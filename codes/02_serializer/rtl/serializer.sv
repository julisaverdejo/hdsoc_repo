==> flow/design.v <==
module serializer (
    input  logic        clk_i,
    input  logic        rst_i,
    input  logic        start_i,
    input  logic [26:0] data_i,       
    output logic        data_o,
    output logic        ena_o
);
  logic ena;
  localparam logic [7:0] COMMA = 8'h3C;
  localparam logic       KCODE = 1'b1;
  tx_serial mod_tx_serial (
    .clk_i(clk_i),
    .rst_i(rst_i), 
    .data_i(data_q),
    .data_o(data_o),
    .ena_o(ena)
  );
  typedef enum {ST_IDLE, ST_SYNC} state_type_e;
  state_type_e state_reg, state_next;
  logic [8:0]  data_q, data_d;
  logic [1:0]  cnt_q, cnt_d;
  always_ff @(posedge clk_i) begin
    if (rst_i) begin
      state_reg <= ST_IDLE;
      data_q    <= {KCODE, COMMA};
      cnt_q     <= 'b0;
    end else begin
      state_reg <= state_next;
      data_q    <= data_d;
      cnt_q     <= cnt_d;
    end
  end
  always_comb begin
    state_next = state_reg;
    cnt_d      = cnt_q;
    case (state_reg)
      ST_IDLE: begin
        if (start_i) begin
          state_next = ST_SYNC;
        end
      end
      ST_SYNC: begin
        if (ena) begin
          if (cnt_d == 3) begin
            cnt_d = 0;
            state_next = ST_IDLE;
          end else begin
            cnt_d = cnt_q + 1;
          end
        end           
      end
    endcase    
  end
  always_comb begin
    case(cnt_q)
      2'd0 : data_d = {KCODE, COMMA};
      2'd1 : data_d = data_i[8:0];
      2'd2 : data_d = data_i[17:9];
      2'd3 : data_d = data_i[26:18];
      default : data_d = {KCODE, COMMA};
    endcase
  end
  assign ena_o = ena;
endmodule
module encode_8b10b (datain, dispin, dataout, dispout) ;
  input [8:0]   datain ;
  input 	dispin ;   
  output [9:0]	dataout ;
  output	dispout ;
  wire ai = datain[0] ;
  wire bi = datain[1] ;
  wire ci = datain[2] ;
  wire di = datain[3] ;
  wire ei = datain[4] ;
  wire fi = datain[5] ;
  wire gi = datain[6] ;
  wire hi = datain[7] ;
  wire ki = datain[8] ;
  wire aeqb = (ai & bi) | (!ai & !bi) ;
  wire ceqd = (ci & di) | (!ci & !di) ;
  wire l22 = (ai & bi & !ci & !di) |
	     (ci & di & !ai & !bi) |
	     ( !aeqb & !ceqd) ;
  wire l40 = ai & bi & ci & di ;
  wire l04 = !ai & !bi & !ci & !di ;
  wire l13 = ( !aeqb & !ci & !di) |
	     ( !ceqd & !ai & !bi) ;
  wire l31 = ( !aeqb & ci & di) |
	     ( !ceqd & ai & bi) ;
  wire AO = ai ;
  wire BO = (bi & !l40) | l04 ;
  wire CO = l04 | ci | (ei & di & !ci & !bi & !ai) ;
  wire DO = di & ! (ai & bi & ci) ;
  wire EO = (ei | l13) & ! (ei & di & !ci & !bi & !ai) ;
  wire IO = (l22 & !ei) |
	    (ei & !di & !ci & !(ai&bi)) |   
	    (ei & l40) |
	    (ki & ei & di & ci & !bi & !ai) |  
	    (ei & !di & ci & !bi & !ai) ;
  wire pd1s6 = (ei & di & !ci & !bi & !ai) | (!ei & !l22 & !l31) ;
  wire nd1s6 = ki | (ei & !l22 & !l13) | (!ei & !di & ci & bi & ai) ;
  wire ndos6 = pd1s6 ;
  wire pdos6 = ki | (ei & !l22 & !l13) ;
  wire alt7 = fi & gi & hi & (ki | 
			      (dispin ? (!ei & di & l31) : (ei & !di & l13))) ;
  wire FO = fi & ! alt7 ;
  wire GO = gi | (!fi & !gi & !hi) ;
  wire HO = hi ;
  wire jo = (!hi & (gi ^ fi)) | alt7 ;
  wire nd1s4 = fi & gi ;
  wire pd1s4 = (!fi & !gi) | (ki & ((fi & !gi) | (!fi & gi))) ;
  wire ndos4 = (!fi & !gi) ;
  wire pdos4 = fi & gi & hi ;
  wire illegalk = ki & 
		  (ai | bi | !ci | !di | !ei) &  
		  (!fi | !gi | !hi | !ei | !l31) ;  
  wire compls6 = (pd1s6 & !dispin) | (nd1s6 & dispin) ;
  wire disp6 = dispin ^ (ndos6 | pdos6) ;
  wire compls4 = (pd1s4 & !disp6) | (nd1s4 & disp6) ;
  assign dispout = disp6 ^ (ndos4 | pdos4) ;
   assign dataout = {(AO ^ compls6), (BO ^ compls6),
		             (CO ^ compls6), (DO ^ compls6),
		             (EO ^ compls6), (IO ^ compls6),
		             (FO ^ compls4), (GO ^ compls4),
		             (HO ^ compls4), (jo ^ compls4)};
endmodule
module tx_serial (
    input  logic        clk_i,
    input  logic        rst_i,
    input  logic [8:0]  data_i,
    output logic        data_o,
    output logic        ena_o
);
  logic ena;
  logic rdisp_q, rdisp_d;
  logic [3:0] cnt_bits;   
  logic cnt_ticks;       
  logic [9:0] shift_reg_q, shift_reg_d;
  encode_8b10b encoder_int (
    .datain (data_i),
    .dispin (rdisp_q),
    .dataout(shift_reg_d),
    .dispout(rdisp_d)
  );
  always_ff @(posedge clk_i or posedge rst_i) begin
    if (rst_i) begin 
      rdisp_q <= 'd0;
      shift_reg_q <= 'd0;
      cnt_bits <= 'd9;
    end else begin 
      if (ena) begin 
        rdisp_q <= rdisp_d;
        shift_reg_q <= shift_reg_d;
        cnt_bits <= 'b0;
      end else begin 
        shift_reg_q <= shift_reg_q >> 1;
        cnt_bits <= cnt_bits + 1;
      end
    end
  end
  assign ena = (cnt_bits == 'd9);
  assign data_o = shift_reg_q[0];
  assign ena_o = ena;
endmodule
## Tool chain data of serializer

Tool output for the design above, in the order of the flow.
Line numbers count from 1 in the design file above.
The mark - stands for no value.

- Top module: serializer
- Clock port: clk_i
- Standard-cell library: sky130hd
- Corner: tt_025C_1v80

## After elaboration

Yosys after proc, flatten, opt, wreduce and memory -nomap, before mapping. Memory bits, and registers merged into a memory's read port (data or address), are not among the register bits. Print and check cells are not counted. Equal cells are merged and count once.

- $add $sub $neg: 2
- Equality and inequality tests: 8
- Muxes and demuxes: 9
- Bitwise logic cells: 105
- Reductions and logical operators: 25

Operators by type and width:

| cell | count |
|---|---|
| 32-bit 2-to-1 mux | 3 |
| 1-bit bitwise AND | 66 |
| 32-bit parallel mux with 2-bit select | 1 |
| 9-bit parallel mux with 4-bit select | 1 |
| 32-bit by 1-bit equality test with 1-bit output with constant B | 1 |
| 32-bit zero test | 1 |
| 1-bit bitwise OR | 26 |
| 1-bit zero test | 20 |
| 1-bit XOR | 13 |
| 10-bit 2-to-1 mux | 1 |
| 2-bit != test with constant B | 3 |
| 2-bit equality test with constant B | 2 |
| 4-bit by 1-bit adder with 4-bit output with constant B | 1 |
| 4-bit equality test with constant B | 1 |
| 4-bit AND reduction | 1 |
| 4-bit 2-to-1 mux | 1 |
| 2-bit by 1-bit adder with 2-bit output with constant B | 1 |
| 2-bit by 1-bit equality test with 1-bit output with constant B | 1 |
| 2-bit zero test | 1 |
| 2-bit AND reduction | 1 |
| 2-bit nonzero test | 1 |
| 2-bit 2-to-1 mux | 1 |
| 1-bit 2-to-1 mux | 1 |

- Register bits after elaboration: 58
- Bits of input ports: 30
- Output and inout bits: 2
- Word-level cells: 155

## Depth

Yosys ltp: most cells in a row. Word level: on the elaborated netlist, between registers, memories and ports. Mapped: between sequential cells and ports; inverters and the memories' decode and read muxes count.

- Depth after elaboration: 17
- ABC_AREA: 0
- Mapped depth: 9
- Gate-level depth less buffers: 9

## After synthesis

Yosys stat after the flow's synthesis: flattened, memories mapped to cells. It holds for the ABC_AREA given above (unset counts as 0); a run with the other value may have another netlist.

- Mapped cells: 190
- Mapped area: 1654.1 µm²
- Sequential area: 638.1 µm²
- Flip-flops: 28
- Buffers: 9

Cells by type:

| type | count | total area (µm²) |
|---|---|---|
| sky130_fd_sc_hd__dfrtp_1 | 13 | 325.312 |
| sky130_fd_sc_hd__dfxtp_1 | 13 | 260.25 |
| sky130_fd_sc_hd__ha_1 | 9 | 112.608 |
| sky130_fd_sc_hd__nand2_1 | 30 | 112.608 |
| sky130_fd_sc_hd__xnor2_1 | 9 | 78.826 |
| sky130_fd_sc_hd__nand3_1 | 12 | 60.058 |
| sky130_fd_sc_hd__o21ai_0 | 12 | 60.058 |
| sky130_fd_sc_hd__inv_1 | 15 | 56.304 |
| sky130_fd_sc_hd__a22oi_1 | 7 | 52.55 |
| sky130_fd_sc_hd__dfstp_2 | 2 | 52.55 |
| sky130_fd_sc_hd__a222oi_1 | 5 | 50.048 |
| sky130_fd_sc_hd__a21oi_1 | 8 | 40.038 |
| sky130_fd_sc_hd__xor2_1 | 4 | 35.034 |
| sky130_fd_sc_hd__nor2_1 | 8 | 30.029 |
| sky130_fd_sc_hd__clkbuf_8 | 2 | 27.526 |
| sky130_fd_sc_hd__nand2b_1 | 4 | 25.024 |
| sky130_fd_sc_hd__nor3_1 | 5 | 25.024 |
| sky130_fd_sc_hd__o21ai_1 | 5 | 25.024 |

Other cell types: 20; their cells: 27.
By module: a second synthesis without flattening, with its own total; a netlist apart from the flattened one above.

- Cell total of the unflattened synthesis: 178
- Area total of the unflattened synthesis: 1785.5 µm²

Each row is one instance without its submodules.

By module:

| module | times used | cells | area (µm²) | sequential area (µm²) |
|---|---|---|---|---|
| tx_serial | 1 | 39 | 601.8 | 377.9 |
| encode_8b10b | 1 | 80 | 600.6 | 0.0 |
| serializer | 1 | 59 | 583.1 | 260.2 |

## Timing after synthesis

OpenSTA on the mapped netlist: ideal clock, no wires. The path of least setup slack (recovery checks aside). Input and output delay are each 20% of the period. Register names are those of the netlist, which keeps one name where synthesis merged equal registers.

- Path type: reg2reg
- Start point: register data_q[0]
- End point: register mod_tx_serial.shift_reg_q[3]
- Clock period: 3440 ps
- Setup time: 135 ps
- Launch time at the first pin: 0 ps
- Arrival time: 2056 ps
- Required time: 3305 ps
- Setup slack: 1249 ps
- Delay of the path: 2191 ps
- Driving pins on the path: 9
- Buffers on the path: 0
- Synthesis period reached: 2191 ps

"delay of the path" = arrival - input delay + setup time.
"driving pins on the path": output pins that drive a net of the path, with the launching flip-flop's if there is one; two outputs of one cell count as two.
"synthesis period reached" is the clock period less the worst setup slack; recovery checks do not enter. This is arithmetic on one report: input and output delays are still those of the set period (20% each).
The rows between start and end are the longest chain of elaborated cells between them; the timing report does not say that the signal goes this way. Where chains are equally long, one stands for them.
Each line given opens the expression or statement behind the cell; cells for indexed reads and writes are added by Yosys, which also makes memories of some case tables.
At most two assigning lines are given for a register; there are more.

- Path through: sky130_fd_sc_hd__dfxtp_1 > sky130_fd_sc_hd__inv_1 > sky130_fd_sc_hd__ha_1 > sky130_fd_sc_hd__a222oi_1 > sky130_fd_sc_hd__a31oi_2 > sky130_fd_sc_hd__a22o_2 > sky130_fd_sc_hd__nand3_4 > sky130_fd_sc_hd__xor2_1 > sky130_fd_sc_hd__o21ai_0
- Length of the longest elaborated chain: 17
- Elaborated cells between the ends (all ways): 47
- Those cells by class: mux: 2; logic: 38; reduce/logical: 7

RTL lines, path after synthesis:

| item | line | text |
|---|---|---|
| start, declared | 21 | `logic [8:0]  data_q, data_d;` |
| start, assigned | 26 | `data_q    <= {KCODE, COMMA};` |
| start, assigned | 30 | `data_q    <= data_d;` |
| 1-bit zero test | 80 | `wire aeqb = (ai & bi) \| (!ai & !bi) ;` |
| 1-bit bitwise AND | 80 |  |
| 1-bit bitwise OR | 80 |  |
| 1-bit zero test | 84 | `( !aeqb & !ceqd) ;` |
| 1-bit bitwise AND | 84 |  |
| 1-bit bitwise OR | 82 | `wire l22 = (ai & bi & !ci & !di) \|` |
| 1-bit zero test | 101 | `wire pd1s6 = (ei & di & !ci & !bi & !ai) \| (!ei & !l22 & !l31) ;` |
| (+3 left out) | - |  |
| 1-bit bitwise OR | 119 | `wire disp6 = dispin ^ (ndos6 \| pdos6) ;` |
| 1-bit XOR | 119 |  |
| 1-bit zero test | 120 | `wire compls4 = (pd1s4 & !disp6) \| (nd1s4 & disp6) ;` |
| 1-bit bitwise AND | 120 |  |
| 1-bit bitwise OR | 120 |  |
| 1-bit XOR | 125 | `(FO ^ compls4), (GO ^ compls4),` |
| 10-bit 2-to-1 mux | 152 | `if (ena) begin` |
| end, assigned | 154 | `shift_reg_q <= shift_reg_d;` |
| end, assigned | 157 | `shift_reg_q <= shift_reg_q >> 1;` |
| end, declared | 139 | `logic [9:0] shift_reg_q, shift_reg_d;` |

## Timing after layout

Path of least setup slack in the final report of job 2 (OpenROAD, finished layout, wires in). Where an end is a register, its clock arrival counts in the times.
The report prints the path's times to 10 ps; the period is as set.

- Path type: reg2out
- Start point: register mod_tx_serial.cnt_bits[3]
- End point: output port ena_o
- Clock period: 2690 ps
- External output delay: 540 ps
- Launch time at the first pin: 280 ps
- Arrival time: 1900 ps
- Required time: 2150 ps
- Setup slack: 250 ps
- Driving pins on the path: 5
- Buffers on the path: 1

The rows between start and end are the longest chain of elaborated cells between them; the timing report does not say that the signal goes this way. Where chains are equally long, one stands for them.
At most two assigning lines are given for a register; there are more.

- Path through: sky130_fd_sc_hd__dfstp_2 > sky130_fd_sc_hd__nand2_1 > sky130_fd_sc_hd__or2_2 > sky130_fd_sc_hd__inv_2 > sky130_fd_sc_hd__clkdlybuf4s50_1
- Length of the longest elaborated chain: 1
- Elaborated cells between the ends (all ways): 1
- RTL lines with such cells: 1
- Those cells by class: eq/ne: 1

RTL lines, path after layout:

| item | line | text |
|---|---|---|
| start, declared | 137 | `logic [3:0] cnt_bits;` |
| start, assigned | 150 | `cnt_bits <= 'd9;` |
| start, assigned | 158 | `cnt_bits <= cnt_bits + 1;` |
| 4-bit equality test | 162 | `assign ena = (cnt_bits == 'd9);` |
| end, declared | 7 | `output logic        ena_o` |

Data sheet: physical implementation of serializer

Flow measurements of serializer on sky130hd: 2 stored runs with different settings, listed in no order. Input and output delays are each 20% of the period that was set; the output load is 0.01 pF.
"clock period achieved" means the clock period less the worst setup slack. The figure is calculated, with input and output delays left at 20% of the set period.
"time of the worst setup path" means the part of the period allowed to the worst setup path (the constraints hold back 20% at inputs and 20% at outputs) less its slack; where the path has registers, the arrival times of their clocks count too.
"total power after layout" rests on the timing tool's default activity at the inputs, not on a simulated workload.
"time of the worst setup path" is given in steps of 10 ps.

### Job 1

==> flow/run.sh <==
#!/bin/bash
# the make line also repeats the synthesis and layout settings of config.mk as NAME=value (left out here)
make -C /OpenROAD-flow-scripts/flow DESIGN_CONFIG=/design/flow/config.mk WORK_HOME=/design/flow/orfs CLKGATE_MAP_FILE= finish
==> flow/config.mk <==
export PLATFORM = sky130hd
export DESIGN_NAME = serializer
export DESIGN_NICKNAME = serializer
export VERILOG_FILES = /design/flow/design.v
export SDC_FILE = /design/flow/constraint.sdc
export NUM_CORES = 4
export LEC_CHECK = 0
export CAP_MARGIN = 20
export CELL_PAD_IN_SITES_DETAIL_PLACEMENT = 2
export CELL_PAD_IN_SITES_GLOBAL_PLACEMENT = 0
export CORE_MARGIN = 2
export CORE_UTILIZATION = 63
export CTS_CLUSTER_DIAMETER = 56
export CTS_CLUSTER_SIZE = 92
export GPL_TIMING_DRIVEN = 0
export MAX_ROUTING_LAYER = met4
export PLACE_DENSITY_LB_ADDON = 0.29
export SETUP_SLACK_MARGIN = 0.3
export SLEW_MARGIN = 20
export TNS_END_PERCENT = 65
==> flow/constraint.sdc <==
create_clock -name core_clock -period 2.09 [get_ports {clk_i}]
set_input_delay 0.4180 -clock core_clock [delete_from_list [all_inputs] [get_ports {clk_i}]]
set_output_delay 0.4180 -clock core_clock [all_outputs]
set_load 0.01 [all_outputs]

Outcome of job 1: no final report: placement broke off with DPL-0033

### Job 2

==> flow/run.sh <==
#!/bin/bash
# the make line also repeats the synthesis and layout settings of config.mk as NAME=value (left out here)
make -C /OpenROAD-flow-scripts/flow DESIGN_CONFIG=/design/flow/config.mk WORK_HOME=/design/flow/orfs CLKGATE_MAP_FILE= finish
==> flow/config.mk <==
export PLATFORM = sky130hd
export DESIGN_NAME = serializer
export DESIGN_NICKNAME = serializer
export VERILOG_FILES = /design/flow/design.v
export SDC_FILE = /design/flow/constraint.sdc
export NUM_CORES = 4
export LEC_CHECK = 0
export CAP_MARGIN = 15
export CORE_MARGIN = 2
export CORE_UTILIZATION = 25
export CTS_CLUSTER_DIAMETER = 195
export GPL_ROUTABILITY_DRIVEN = 1
export PLACE_DENSITY_LB_ADDON = 0.07
export SETUP_SLACK_MARGIN = 0.12
export SLEW_MARGIN = 10
==> flow/constraint.sdc <==
create_clock -name core_clock -period 2.69 [get_ports {clk_i}]
set_input_delay 0.5380 -clock core_clock [delete_from_list [all_inputs] [get_ports {clk_i}]]
set_output_delay 0.5380 -clock core_clock [all_outputs]
set_load 0.01 [all_outputs]

Results of job 2:
- Netlist area reported by Yosys: 1654.1 µm²
- Overall die area: 7282.9 µm²
- Std-cell area (final layout): 2088.2 µm²
- Final utilization: 32.7%
- Worst setup slack after layout: 252 ps
- Total negative setup slack: 0 ps
- Total power after layout: 0.7511 mW
- Clock period achieved: 2438 ps
- Time of the worst setup path: 1900 ps
- Worst setup path kind: reg2out
